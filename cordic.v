==> flow/design.v <==
module cordic(
    input signed [WD_EXT+1:0] i_angle,
    input i_clk,
    input i_rst,
    input i_start,
    output signed [WD_EXT+1:0] o_sin,
    output signed [WD_EXT+1:0] o_cos,
    output o_done
);
localparam WD_EXT = 28;
localparam WD_INT = 62;
localparam START_VAL = 64'h26dd3b6a10d79a00;
localparam max_i = 8'd62;
reg signed [WD_INT+1:0] x;
reg signed [WD_INT+1:0] y; 
reg signed [WD_INT+1:0] z; 
reg signed [WD_INT+1:0] angle;
reg done = 1'b0;
assign o_done = done;
assign o_sin = y[(WD_INT):(WD_INT-WD_EXT)];
assign o_cos = x[(WD_INT):(WD_INT-WD_EXT)];
reg [7:0] i = 0;
reg [7:0] state = 8'b0;
localparam 
    s_rst = 8'b0,
    s_work = 8'b1;
wire [WD_INT+1:0] atan [WD_INT:0];
assign atan[0] = 	63'h3243f6a8885a3000;
assign atan[1] = 	63'h1dac670561bb4f00;
assign atan[2] = 	63'hfadbafc96406e80;
assign atan[3] = 	63'h7f56ea6ab0bdb80;
assign atan[4] = 	63'h3feab76e59fbd40;
assign atan[5] = 	63'h1ffd55bba976250;
assign atan[6] = 	63'hfffaaadddb94d8;
assign atan[7] = 	63'h7fff5556eeea5c;
assign atan[8] = 	63'h3fffeaaab7776e;
assign atan[9] = 	63'h1ffffd5555bbbc;
assign atan[10] = 	63'hfffffaaaaadde;
assign atan[11] = 	63'h7fffff555556e;
assign atan[12] = 	63'h3fffffeaaaaaa;
assign atan[13] = 	63'h1ffffffd55554;
assign atan[14] = 	63'hfffffffaaaaa;
assign atan[15] = 	63'h7fffffff5554;
assign atan[16] = 	63'h3fffffffeaaa;
assign atan[17] = 	63'h1ffffffffd54;
assign atan[18] = 	63'hfffffffffaa;
assign atan[19] = 	63'h7fffffffff4;
assign atan[20] = 	63'h3fffffffffe;
assign atan[21] = 	63'h1fffffffffe;
assign atan[22] = 	63'hfffffffffe;
assign atan[23] = 	63'h7ffffffffe;
assign atan[24] = 	63'h3ffffffffe;
assign atan[25] = 	63'h1ffffffffe;
assign atan[26] = 	63'hffffffffe;
assign atan[27] = 	63'h800000000;
assign atan[28] = 	63'h400000000;
assign atan[29] = 	63'h200000000;
assign atan[30] = 	63'h100000000;
assign atan[31] = 	63'h80000000;
assign atan[32] = 	63'h40000000;
assign atan[33] = 	63'h20000000;
assign atan[34] = 	63'h10000000;
assign atan[35] = 	63'h8000000;
assign atan[36] = 	63'h4000000;
assign atan[37] = 	63'h2000000;
assign atan[38] = 	63'h1000000;
assign atan[39] = 	63'h800000;
assign atan[40] = 	63'h400000;
assign atan[41] = 	63'h200000;
assign atan[42] = 	63'h100000;
assign atan[43] = 	63'h80000;
assign atan[44] = 	63'h40000;
assign atan[45] = 	63'h20000;
assign atan[46] = 	63'h10000;
assign atan[47] = 	63'h8000;
assign atan[48] = 	63'h4000;
assign atan[49] = 	63'h2000;
assign atan[50] = 	63'h1000;
assign atan[51] = 	63'h800;
assign atan[52] = 	63'h400;
assign atan[53] = 	63'h200;
assign atan[54] = 	63'h100;
assign atan[55] = 	63'h80;
assign atan[56] = 	63'h40;
assign atan[57] = 	63'h20;
assign atan[58] = 	63'h10;
assign atan[59] = 	63'h8;
assign atan[60] = 	63'h4;
assign atan[61] = 	63'h2;
always @(posedge i_clk) begin
    if(i_rst) begin
        x <= 0;
        y <= 0;
        done <= 0;
        i <= 0;
        state <= s_rst;
    end
    else begin
        case (state)
            s_rst: begin
                if(i_start) begin
                    angle <= i_angle <<< (WD_INT-WD_EXT);
                    state <= s_work;
                    i <= 0;
                    x <= START_VAL;
                    y <= 0;
                    z <= 0;
                    done <= 0;
                end
            end
            s_work: begin
                if (z<=angle) begin
                    z <= z + atan[i];
                    x <= x - (y>>>i);
                    y <= y + (x>>>i);
                end
                else begin
                    z <= z - atan[i];
                    x <= x + (y>>>i);
                    y <= y - (x>>>i);
                end
                i <= i+1;
                if(i == max_i) begin
                    done <= 1'b1;
                    state <= s_rst;
                end
            end
        endcase
    end
end
endmodule
Tool chain data of cordic
Tool output for the design above, in the order of the flow. Line numbers count from 1 in the design file above. Operators carry their Yosys type and port widths (W data, S select, Z words). Library cell names are shortened. A cell with -- has no value.

Top: cordic. Clock: i_clk. Standard-cell library: sky130hd. Timing corner: tt_025C_1v80.

Elaborated design
Source: Yosys, flattened and elaborated, memories not mapped. Widths are those after wreduce. Registers that Yosys merges into a memory's read port (data or address) are not register bits. Print and check cells do not count. Equal cells are merged and count once.

Word-level cells: 114. The figure for bits of input ports is 33. Under register bits stands 239.

For shift operators the number is 2. Under mux-type cells stands 23. Bitwise gates (word level): 1. The figure for reductions and logical operators is 7. Equality and inequality tests: 66. The figure for magnitude comparators is 1. Under add/sub/neg operators stands 7.

Operators with widths (count): $pmux W64 S63 (1); $mux W64 (11); $pmux W64 S2 (3); $add A64 B64 Y64 (3); $sub A64 B64 Y64 (3); $eq A6 B6 Y1 const B (31); $sshr A64 B8 Y64 (2); $eq A6 B5 Y1 const B (16); $le A64 B64 Y1 (1); $eq A6 B4 Y1 const B (8); $pmux W8 S2 (2); $eq A6 B3 Y1 const B (4); $mux W8 (3); $eq A6 B2 Y1 const B (2); $reduce_and A3 Y1 (3); $add A8 B1 Y8 const B (1); $eq A8 B1 Y1 const B (1); $eq A8 B6 Y1 const B (1); $logic_not A8 Y1 (1); $eq A6 B1 Y1 const B (1); $logic_not A6 Y1 (1); $ne A2 B2 Y1 const B (2); $reduce_and A2 Y1 (1); $reduce_bool A2 Y1 (1); $pmux W1 S2 (1); $mux W1 (2); $not A1 Y1 (1).

Logic depth
Longest topological path by Yosys (ltp), each cell counted once; first at word level (registers and memories cut), then after technology mapping (sequential cells cut; the memories' decode and read muxes count).

The entry for depth in word-level cells reads 8. ABC_AREA: 0. The entry for depth in mapped cells reads 38.

After synthesis
Source: synth_stat.txt of the flow (Yosys; design flattened, memories mapped). It holds for the ABC_AREA given above (unset counts as 0); a run with the other value may have another netlist. Totals and module areas in this step are rounded.

Cells by type: ha_1 (count 231, area in all 2.89E+03 um^2); edfxtp_1 (count 93, area in all 2.79E+03 um^2); dfxtp_1 (count 138, area in all 2762.65 um^2); nor2_1 (count 517, area in all 1.94E+03 um^2); a21oi_1 (count 362, area in all 1.81E+03 um^2); xnor2_1 (count 202, area in all 1.77E+03 um^2); nand2_1 (count 358, area in all 1.34E+03 um^2); o21ai_0 (count 260, area in all 1.3E+03 um^2); xor2_1 (count 135, area in all 1.18E+03 um^2); o22ai_1 (count 172, area in all 1.08E+03 um^2); mux2_2 (count 95, area in all 1.07E+03 um^2); nor3_1 (count 202, area in all 1010.97 um^2); a21o_1 (count 121, area in all 908.371 um^2); mux4_2 (count 35, area in all 788.256 um^2); clkbuf_1 (count 185, area in all 694.416 um^2); a22oi_1 (count 83, area in all 623.098 um^2); a211oi_1 (count 76, area in all 570.547 um^2); nand3_1 (count 101, area in all 505.485 um^2).

Other cell types: 100; their cells: 1343.

Cells in the netlist: 4709. Buffers: 357. Under cell area after synthesis stands 35000 um^2. The figure for sequential area is 5600 um^2. The figure for mapped flip-flops is 231.

Worst setup path after synthesis
Path of least setup slack by OpenSTA after synthesis, without wires, with an ideal clock, recovery checks aside; 20% of the period is set as input and as output delay. Where synthesis merged equal registers, the netlist keeps one of their names.

Path kind: register to register. Start: reg i[0]. End: reg z[63]. The figure for setup time is 266 ps. Stages: 36. For arrival time the number is 7858 ps. The figure for path slack is 606 ps. For path buffers the number is 9. The entry for clock period reads 8730 ps. The entry for delay of the path reads 8124 ps. The figure for data required time is 8464 ps. For synthesis period reached the number is 8124 ps.

"delay of the path" = arrival - input delay + setup time. "stages": output pins that drive a net of the path, with the launching flip-flop's if there is one; two outputs of one cell count as two. "synthesis period reached" = period - worst setup slack (recovery checks aside). The figure is calculated, with input and output delays left at 20% of the set period. Between the ends stands the longest chain of elaborated cells between them, by number of cells; it is not shown to be the way that was timed. Of several equally long chains one is given. Each line given opens the expression or statement behind the cell; cells for indexed reads and writes are added by Yosys, which also makes memories of some case tables. At most two assigning lines are given for a register; there are more.

Cell sequence: dfxtp_1 > buf_6 > buf_6 > buf_6 > buf_8 > buf_2 > buf_2 > inv_1 > ha_1 > clkbuf_1 > or4_1 > a22o_1 > and2_1 > clkbuf_1 > nor3_1 > nand2_1 > or4_1 > or4_1 > nor3_1 > a21oi_1 > xnor2_1 > ha_1 > clkbuf_1 > nand4_1 > nand2b_1 > a2111oi_0 > o31ai_1 > a31oi_1 > o311ai_0 > a31oi_1 > o41ai_1 > o21ai_0 > a21oi_1 > o311ai_0 > xnor2_1 > nor2_1. Cells in the longest elaborated chain: 8.

Ends and longest elaborated chain, after synthesis: start: declaration (line 22) `reg [7:0] i = 0;`; start: assignment (line 95) `i <= 0;`; start: assignment (line 122) `i <= i+1;`; $eq A6 B6 Y1 (line 118) `z <= z - atan[i];`; $pmux W64 S63 (line 118); $mux W64 (line 112) `if (z<=angle) begin`; $mux W64 (line 99) `case (state)`; $mux W64 (line 91) `if(i_rst) begin`; $sub A64 B64 Y64 (line 118); $mux W64 (line 112); $pmux W64 S2 (line 99); end: assignment (line 113) `z <= z + atan[i];`; end: assignment (line 118); end: declaration (line 16) `reg signed [WD_INT+1:0] z;`.

Path in the finished layout
From the final timing report of flow run 2: the path of least setup slack in the routed layout; clock arrival at registers is part of the times. The path's times are printed in steps of 10 ps; the period is the one set.

Path kind: register to register. Start: reg i[3]. End: reg x[54]. For arrival time the number is 9070 ps. For path buffers the number is 3. The figure for setup time is 90 ps. The figure for path slack is 430 ps. Stages: 27. The figure for data required time is 9500 ps. The entry for clock period reads 9000 ps.

Between the ends stands the longest chain of elaborated cells between them, by number of cells; it is not shown to be the way that was timed. Of several equally long chains one is given. At most two assigning lines are given for a register; there are more.

Cell sequence: dfxtp_4 > clkinv_2 > buf_12 > nand3_1 > nor3_1 > nor4_1 > o31ai_1 > a21boi_0 > nor4b_2 > buf_4 > nand2_1 > o41ai_1 > xor2_1 > ha_1 > and3_1 > nand2_1 > a211oi_1 > nor2_1 > o21ai_0 > o21ai_0 > buf_4 > o21ai_0 > a211oi_1 > o41a_1 > o21ai_0 > xnor2_1 > a211oi_1. Cells in the longest elaborated chain: 4.

Ends and longest elaborated chain, after layout: start: declaration (line 22) `reg [7:0] i = 0;`; start: assignment (line 95) `i <= 0;`; start: assignment (line 122) `i <= i+1;`; $sshr A64 B8 Y64 (line 119) `x <= x + (y>>>i);`; $add A64 B64 Y64 (line 119); $mux W64 (line 112) `if (z<=angle) begin`; $pmux W64 S2 (line 99) `case (state)`; end: assignment (line 114) `x <= x - (y>>>i);`; end: assignment (line 119); end: declaration (line 14) `reg signed [WD_INT+1:0] x;`.

Add stored flow runs of cordic

Below are 2 stored runs of the flow (Yosys, OpenROAD; platform sky130hd) on cordic, each with its settings and what was measured, unordered. Constraints: input delay and output delay 20% of the set period each, output load 0.01 pF. "achieved period" means the clock period less the worst setup slack. The figure is calculated, with input and output delays left at 20% of the set period. The measured numbers are rounded.

Flow run 1 has these settings: period_ns 7.92; CORE_UTILIZATION 61; PLACE_DENSITY_LB_ADDON 0.03; CORE_MARGIN 4; CELL_PAD_IN_SITES_DETAIL_PLACEMENT 1; ABC_AREA 1; CTS_CLUSTER_SIZE 26; SLEW_MARGIN 10; MIN_ROUTING_LAYER met2; MAX_ROUTING_LAYER met5; CAP_MARGIN 20. Outcome: incomplete, placement halted on DPL-0033.

Flow run 2 has these settings: period_ns 9.0; CORE_UTILIZATION 38; CAP_MARGIN 20; CORE_MARGIN 2; SLEW_MARGIN 20. The lowest hold slack reads 550 ps. The utilization comes to 44 %. The die area stands at 94000 um^2. The total negative setup slack stands at 0 ps. The achieved period reads 8567 ps. For the cell area after synthesis the run shows 35000 um^2. The worst setup slack after layout reads 430 ps.
